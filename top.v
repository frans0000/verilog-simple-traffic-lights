==> flow/design.v <==
module top
(  
  input  wire       CLK_PCB,
  input  wire       nRST_PCB, 
  input  wire       ROAD_DET,
  output wire       ROAD_RED,
  output wire       ROAD_YELLOW,
  output wire       ROAD_GREEN,
  input  wire       PED_BUTT,
  output wire       PED_RED,
  output wire       PED_GREEN,
  output wire [3:0] LED
);    
  parameter SIM = "FALSE";
  wire CLK = CLK_PCB;
  wire RST_PCB = ~nRST_PCB;
  wire RST_async, RST_sync, RST;         
  assign RST_async = RST_PCB ;
  assign RST_sync = RST_async;
  assign RST = RST_sync;
  traffic_light traffic_lights(
    .clk(CLK),
    .rst(RST),
    .button(PED_BUTT),
    .car_green(ROAD_GREEN),
    .car_yellow(ROAD_YELLOW),
    .car_red(ROAD_RED),
    .ped_green(PED_GREEN),
    .ped_red(PED_RED)
  );
endmodule
module traffic_light(
	input wire clk,
	input wire rst,
	input wire button,
	output reg car_green,
	output reg car_yellow,
	output reg car_red,
	output reg ped_green,
	output reg ped_red
);
reg [31:0] counter;
reg [2:0] current_state;
reg	[2:0] next_state;
reg [19:0] debounce_counter;
reg button_stable;
reg blink_clk;
reg [31:0] blink_counter;
parameter CARS_GREEN 		= 3'b000;	 	
parameter CARS_GREEN_CHANGE = 3'b001;
parameter CARS_YELLOW 		= 3'b010;	
parameter ALL_RED_BE		= 3'b011;	
parameter PED_GREEN			= 3'b100;	
parameter PED_BLINK			= 3'b101;
parameter ALL_RED_AF		= 3'b110;
parameter CARS_RED_YELLOW 	= 3'b111;	
parameter clock_time_1s 	= 50_000_000; 
parameter debounce_time     = 20'd1000000;  
parameter blink_time        = 32'd25_000_000;
parameter green_time_cars		= clock_time_1s * 15; 
parameter green_time_change 	= clock_time_1s * 5;
parameter yellow_time_cars		= clock_time_1s * 3;
parameter all_red_time			= clock_time_1s * 3;
parameter green_time_ped		= clock_time_1s * 5;
parameter green_time_blink		= clock_time_1s * 3;
parameter red_yellow_time_cars 	= clock_time_1s * 2;
always @(posedge clk or posedge rst) begin
  if (rst) begin
    counter <= 32'd0;
  end else begin
    if (current_state != next_state) begin
      counter <= 32'd0;
    end else begin
      counter <= counter + 1;
    end
  end
end
always @(posedge clk or posedge rst) begin
  if (rst) begin
    blink_counter <= 32'd0;
    blink_clk <= 1'b0;
  end else if (current_state == PED_BLINK) begin
    if (blink_counter >= blink_time) begin 
      blink_clk <= ~blink_clk;
      blink_counter <= 32'd0;
    end else begin
      blink_counter <= blink_counter + 1;
    end
  end else begin
    blink_counter <= 32'd0;
    blink_clk <= 1'b0;
  end
end
always @(posedge clk or posedge rst) begin
	if(rst) begin
		debounce_counter <= 0;
		button_stable <= 0;
	end
    else if (button != button_stable) begin
        debounce_counter <= debounce_counter + 1;
        if (debounce_counter >= debounce_time)
            button_stable <= button;
    end else
        debounce_counter <= 0;
end
always @(posedge clk or posedge rst) begin
	if(rst) begin
		current_state <= CARS_GREEN;
	end else begin
        current_state <= next_state;
    end
end
always @(*) begin
	case (current_state)
		CARS_GREEN: begin
			if(counter >= green_time_cars || button_stable) begin
				next_state = CARS_GREEN_CHANGE;
			end else begin
				next_state = CARS_GREEN;
			end
		end
		CARS_GREEN_CHANGE: begin
			if(counter >= green_time_change) begin
				next_state = CARS_YELLOW;
			end else begin
			   next_state = CARS_GREEN_CHANGE;
			end
		end
		CARS_YELLOW: begin
			if(counter >= yellow_time_cars) begin
				next_state = ALL_RED_BE;
			end else begin
			   next_state = CARS_YELLOW;
			end
		end
		ALL_RED_BE: begin
			if(counter >= all_red_time) begin
				next_state = PED_GREEN;
			end else begin
			   next_state = ALL_RED_BE;
			end
		end
		PED_GREEN: begin
			if(counter >= green_time_ped) begin
				next_state = PED_BLINK;
			end else begin
			   next_state = PED_GREEN;
			end
		end
		PED_BLINK: begin
			if(counter >= green_time_blink) begin
				next_state = ALL_RED_AF;
			end else begin
			   next_state = PED_BLINK;
			end
		end
		ALL_RED_AF: begin
			if(counter >= all_red_time) begin
				next_state = CARS_RED_YELLOW;
			end else begin
			   next_state = ALL_RED_AF;
			end
		end
		CARS_RED_YELLOW: begin
			if(counter >= red_yellow_time_cars) begin
				next_state = CARS_GREEN;
			end else begin
			   next_state = CARS_RED_YELLOW;
			end
		end
		default: begin
			next_state = CARS_GREEN;
		end
	endcase
end
always @(*) begin
	case (current_state)
		CARS_GREEN: begin
			car_green = 1'b1;
			car_yellow = 1'b0;
			car_red = 1'b0;
			ped_green = 1'b0;
			ped_red = 1'b1;
		end
		CARS_GREEN_CHANGE: begin
			car_green = 1'b1;
			car_yellow = 1'b0;
			car_red = 1'b0;
			ped_green = 1'b0;
			ped_red = 1'b1;
		end
		CARS_YELLOW: begin
			car_green = 1'b0;
			car_yellow = 1'b1;
			car_red = 1'b0;
			ped_green = 1'b0;
			ped_red = 1'b1;
		end
		ALL_RED_BE: begin
			car_green = 1'b0;
			car_yellow = 1'b0;
			car_red = 1'b1;
			ped_green = 1'b0;
			ped_red = 1'b1;
		end
		PED_GREEN: begin
			car_green = 1'b0;
			car_yellow = 1'b0;
			car_red = 1'b1;
			ped_green = 1'b1;
			ped_red = 1'b0;
		end
		PED_BLINK: begin
			car_green = 1'b0;
			car_yellow = 1'b0;
			car_red = 1'b1;
			ped_green = blink_clk;
			ped_red = ~blink_clk; 
		end
		ALL_RED_AF: begin
			car_green = 1'b0;
			car_yellow = 1'b0;
			car_red = 1'b1;
			ped_green = 1'b0;
			ped_red = 1'b1;
		end
		CARS_RED_YELLOW: begin
			car_green = 1'b0;
			car_yellow = 1'b1;
			car_red = 1'b1;
			ped_green = 1'b0;
			ped_red = 1'b1;
		end
		default: begin
			car_green = 1'b0;
			car_yellow = 1'b1;
			car_red = 1'b1;
			ped_green = 1'b0;
			ped_red = 1'b1;		
		end
	endcase
end
endmodule
# From RTL to reports: top
# What the tools print for top, step after step.
# Line numbers count from 1 in the design file above.
# Cell names lack the library's common part.
# A cell with - has no value.
[setup]
design = "top"
clk_port = "CLK_PCB"
library = "sky130hd"
lib_corner = "tt_025C_1v80"

# Word-level counts
# Source: Yosys, flattened and elaborated, memories not mapped. Widths are those after wreduce. Registers that Yosys merges into a memory's read port (data or address) are not register bits. Print and check cells do not count.
[word_totals]
word_cells = 56
reg_bits = 89
output_inout_bits = 9
inputBits = 4
[op_classes]
cmp = 6
mux = 20
reduce_logical = 10
equal = 10
n_logic = 1
addsub = 3
[ops]
columns = ["operator", "count"]
rows = [
  ["32-bit two-way mux", 3],
  ["32-bit by 1-bit adder with 32-bit output (second input constant)", 2],
  ["32-bit by 28-bit >= comparator with 1-bit output (second input constant)", 2],
  ["32-bit by 25-bit >= comparator with 1-bit output (second input constant)", 1],
  ["32-bit by 27-bit >= comparator with 1-bit output (second input constant)", 1],
  ["32-bit by 30-bit >= comparator with 1-bit output (second input constant)", 1],
  ["3-bit parallel mux with 8-bit select", 1],
  ["20-bit by 1-bit adder with 20-bit output (second input constant)", 1],
  ["20-bit >= comparator (second input constant)", 1],
  ["20-bit two-way mux", 1],
  ["6-bit OR reduction", 3],
  ["3-bit equality test (second input constant)", 4],
  ["3-bit by 2-bit equality test with 1-bit output (second input constant)", 2],
  ["1-bit parallel mux with 3-bit select", 2],
  ["3-bit two-way mux", 2],
  ["1-bit parallel mux with 2-bit select", 3],
  ["1-bit two-way mux", 6],
  ["5-bit OR reduction", 1],
  ["2-bit OR reduction", 2],
  ["2-bit two-way mux", 2],
  ["3-bit by 1-bit equality test with 1-bit output (second input constant)", 1],
  ["3-bit != test", 1],
  ["3-bit zero test", 1],
  ["3-bit OR reduction", 1],
  ["2-bit != test (second input constant)", 1],
  ["2-bit AND reduction", 1],
  ["1-bit != test", 1],
  ["1-bit logical OR", 1],
  ["1-bit NOT", 1],
]

# Logic depth
# Yosys ltp: most cells in a row. Word level: on the elaborated netlist, between registers, memories and ports. Mapped: between sequential cells and ports; inverters and the memories' decode and read muxes count.
[logic_depth]
word_depth = 6
ABC_AREA = 0
ltp_mapped = 8
depth_no_buf = 7

# After synthesis
# Source: synth_stat.txt of the flow (Yosys; design flattened, memories mapped). It holds for the ABC_AREA given above (unset counts as 0); a run with the other value may have another netlist.
# Totals and module areas in this step are rounded.
[mapped]
buffers = 34
cells = 498
seqArea_um2 = 2227
flip_flops = 89
area_um2 = 4918
[by_type]
columns = ["cell", "count", "area_total_um2"]
rows = [
  ["dfrtp_1", 89, 2.23E+03],
  ["a211oi_2", 30, 375.36],
  ["xor2_1", 36, 315.302],
  ["xnor2_1", 30, 262.752],
  ["nor3_1", 42, 210.202],
  ["nand3_1", 35, 175.168],
  ["nand2_1", 35, 131.376],
  ["nor2_1", 33, 123.869],
  ["clkbuf_1", 24, 90.086],
  ["and4_1", 10, 87.584],
  ["nand4_1", 14, 87.584],
  ["ha_1", 6, 75.072],
  ["nor4_1", 10, 62.56],
  ["inv_1", 15, 56.304],
  ["a21oi_1", 11, 55.053],
  ["and3_1", 6, 37.536],
  ["o21ai_0", 7, 35.034],
  ["buf_6", 3, 33.782],
]
# Not listed: further types 36, cells in them 62.
# By module: a second synthesis without flattening, with its own total; a netlist apart from the flattened one above.
[hier_totals]
cells_unflattened = 488
area_unflattened_um2 = 4547
# Rows give one instance, submodules left out.
[modules]
columns = ["mod", "seq_area_um2", "n_cells", "n_inst", "area_um2"]
rows = [
  ["traffic_light", 2227, 482, 1, 4509],
  ["top", 0.0, 6, 1, 37.5],
]

# Worst setup path after synthesis
# Path of least setup slack by OpenSTA after synthesis, without wires, with an ideal clock, recovery checks aside; 20% of the period is set as input and as output delay. Where synthesis merged equal registers, the netlist keeps one of their names.
[synth_path]
kind = "register -> register"
from = "register traffic_lights.counter[29]"
to = "register traffic_lights.counter[0]"
period_ns = 3.16
stages = 8
t_first_pin_ns = 0.000
setup_slack_ns = 0.631
setup_time_ns = 0.087
t_required_ns = 3.073
delay_ns = 2.528
arrival_ns = 2.441
n_path_buf = 1
period_less_setup_slack_ns = 2.529
# "delay_ns" = arrival - input delay + setup time.
# "stages": output pins that drive a net of the path, with the launching flip-flop's if there is one; two outputs of one cell count as two.
# "period_less_setup_slack_ns" = period - worst setup slack (recovery checks aside). The figure is calculated, with input and output delays left at 20% of the set period.
# The rows between start and end are the longest chain of elaborated cells between them; the timing report does not say that the signal goes this way. Where chains are equally long, one stands for them.
# A line is the first line of the expression or statement that the cell stems from. Yosys adds cells for indexed reads and writes and turns some case tables into memories.
# At most two assigning lines are given for a register; there are more.
[synth_between]
cell_sequence = "dfrtp_1 or4_4 or4_4 o31a_1 mux2i_1 or3b_4 buf_6 a211oi_2"
elab_chain_len = 6
cells_between = 16
cone_classes = "compare: 4; eq/ne: 1; mux: 10; reduce/logical: 1"
[synth_rtl]
columns = ["element", "line", "source"]
rows = [
  ["start, declared", 42, "reg [31:0] counter;"],
  ["start, assigned", 69, "counter <= 32'd0;"],
  ["start, assigned", 74, "counter <= counter + 1;"],
  ["32-bit by 30-bit >= comparator with 1-bit output", 116, "if(counter >= green_time_cars || button_stable) begin"],
  ["1-bit logical OR", 116, ""],
  ["1-bit two-way mux", 116, ""],
  ["3-bit parallel mux with 8-bit select", 114, "case (current_state)"],
  ["3-bit != test", 71, "if (current_state != next_state) begin"],
  ["32-bit two-way mux", 71, ""],
  ["end, assigned", 72, "counter <= 32'd0;"],
  ["end, assigned", 74, ""],
  ["end, declared", 42, ""],
]

# Timing after layout
# Path of least setup slack in the final report of run 1 (OpenROAD, finished layout, wires in). Where an end is a register, its clock arrival counts in the times.
[layout_path]
kind = "register -> register"
from = "register traffic_lights.counter[30]"
to = "register traffic_lights.counter[2]"
n_path_buf = 1
t_first_pin_ns = 0.35
setup_time_ns = 0.08
setup_slack_ns = -0.31
arrival_ns = 2.97
t_required_ns = 2.66
period_ns = 2.4
stages = 8
# The rows between start and end are the longest chain of elaborated cells between them; the timing report does not say that the signal goes this way. Where chains are equally long, one stands for them.
# At most two assigning lines are given for a register; there are more.
[layout_between]
cell_sequence = "dfrtp_1 or4_4 or4_4 o31a_1 mux2i_1 or3b_4 buf_12 a211oi_2"
elab_chain_len = 6
cells_between = 16
cone_classes = "compare: 4; eq/ne: 1; mux: 10; reduce/logical: 1"
[layout_rtl]
columns = ["element", "line", "source"]
rows = [
  ["start, declared", 42, "reg [31:0] counter;"],
  ["start, assigned", 69, "counter <= 32'd0;"],
  ["start, assigned", 74, "counter <= counter + 1;"],
  ["32-bit by 30-bit >= comparator with 1-bit output", 116, "if(counter >= green_time_cars || button_stable) begin"],
  ["1-bit logical OR", 116, ""],
  ["1-bit two-way mux", 116, ""],
  ["3-bit parallel mux with 8-bit select", 114, "case (current_state)"],
  ["3-bit != test", 71, "if (current_state != next_state) begin"],
  ["32-bit two-way mux", 71, ""],
  ["end, assigned", 72, "counter <= 32'd0;"],
  ["end, assigned", 74, ""],
  ["end, declared", 42, ""],
]

# top through Yosys and OpenROAD on sky130hd: 2 stored runs, unordered, with their settings and measured results. The constraints put input and output delay at 20% of the set period each and load the outputs with 0.01 pF.
# "worstPathTime_ns" is the time allowed to the run's worst setup path (the clock period less input and output delay, where it has them) less its slack. Clock arrival times count: a late capture clock shortens it, a late launch clock lengthens it.
# "design_power_w" is the tool's figure for a default switching activity; nothing was simulated.
# The measured numbers are rounded.

[[run]]
name = "run 1"
[run.settings]
period_ns = 2.4
CAP_MARGIN = 20
CORE_MARGIN = 2
CORE_UTILIZATION = 40
SLEW_MARGIN = 20
[run.results]
design_power_w = 0.004394
final_die_area_um2 = 13200
post_route_util_frac = 0.48
setup_worst_slack_ns = -0.312
worstPathTime_ns = 2.71
critical_path_kind = "register -> register"
synthArea_um2 = 4918

[[run]]
name = "run 2"
[run.settings]
period_ns = 4.76
CORE_UTILIZATION = 60
SETUP_SLACK_MARGIN = 0.78
PLACE_DENSITY = 0.44
CORE_ASPECT_RATIO = 1.59
CELL_PAD_IN_SITES_GLOBAL_PLACEMENT = 0
CELL_PAD_IN_SITES_DETAIL_PLACEMENT = 1
ABC_AREA = 1
GPL_ROUTABILITY_DRIVEN = 1
CTS_CLUSTER_SIZE = 68
CAP_MARGIN = 30
MIN_ROUTING_LAYER = "met1"
MAX_ROUTING_LAYER = "met4"
CORE_MARGIN = 2
SLEW_MARGIN = 20
[run.results]
design_power_w = 0.002043
final_die_area_um2 = 9417
post_route_util_frac = 0.676
setup_worst_slack_ns = 1.621
worstPathTime_ns = 2.19
critical_path_kind = "register -> output"
synthArea_um2 = 5182
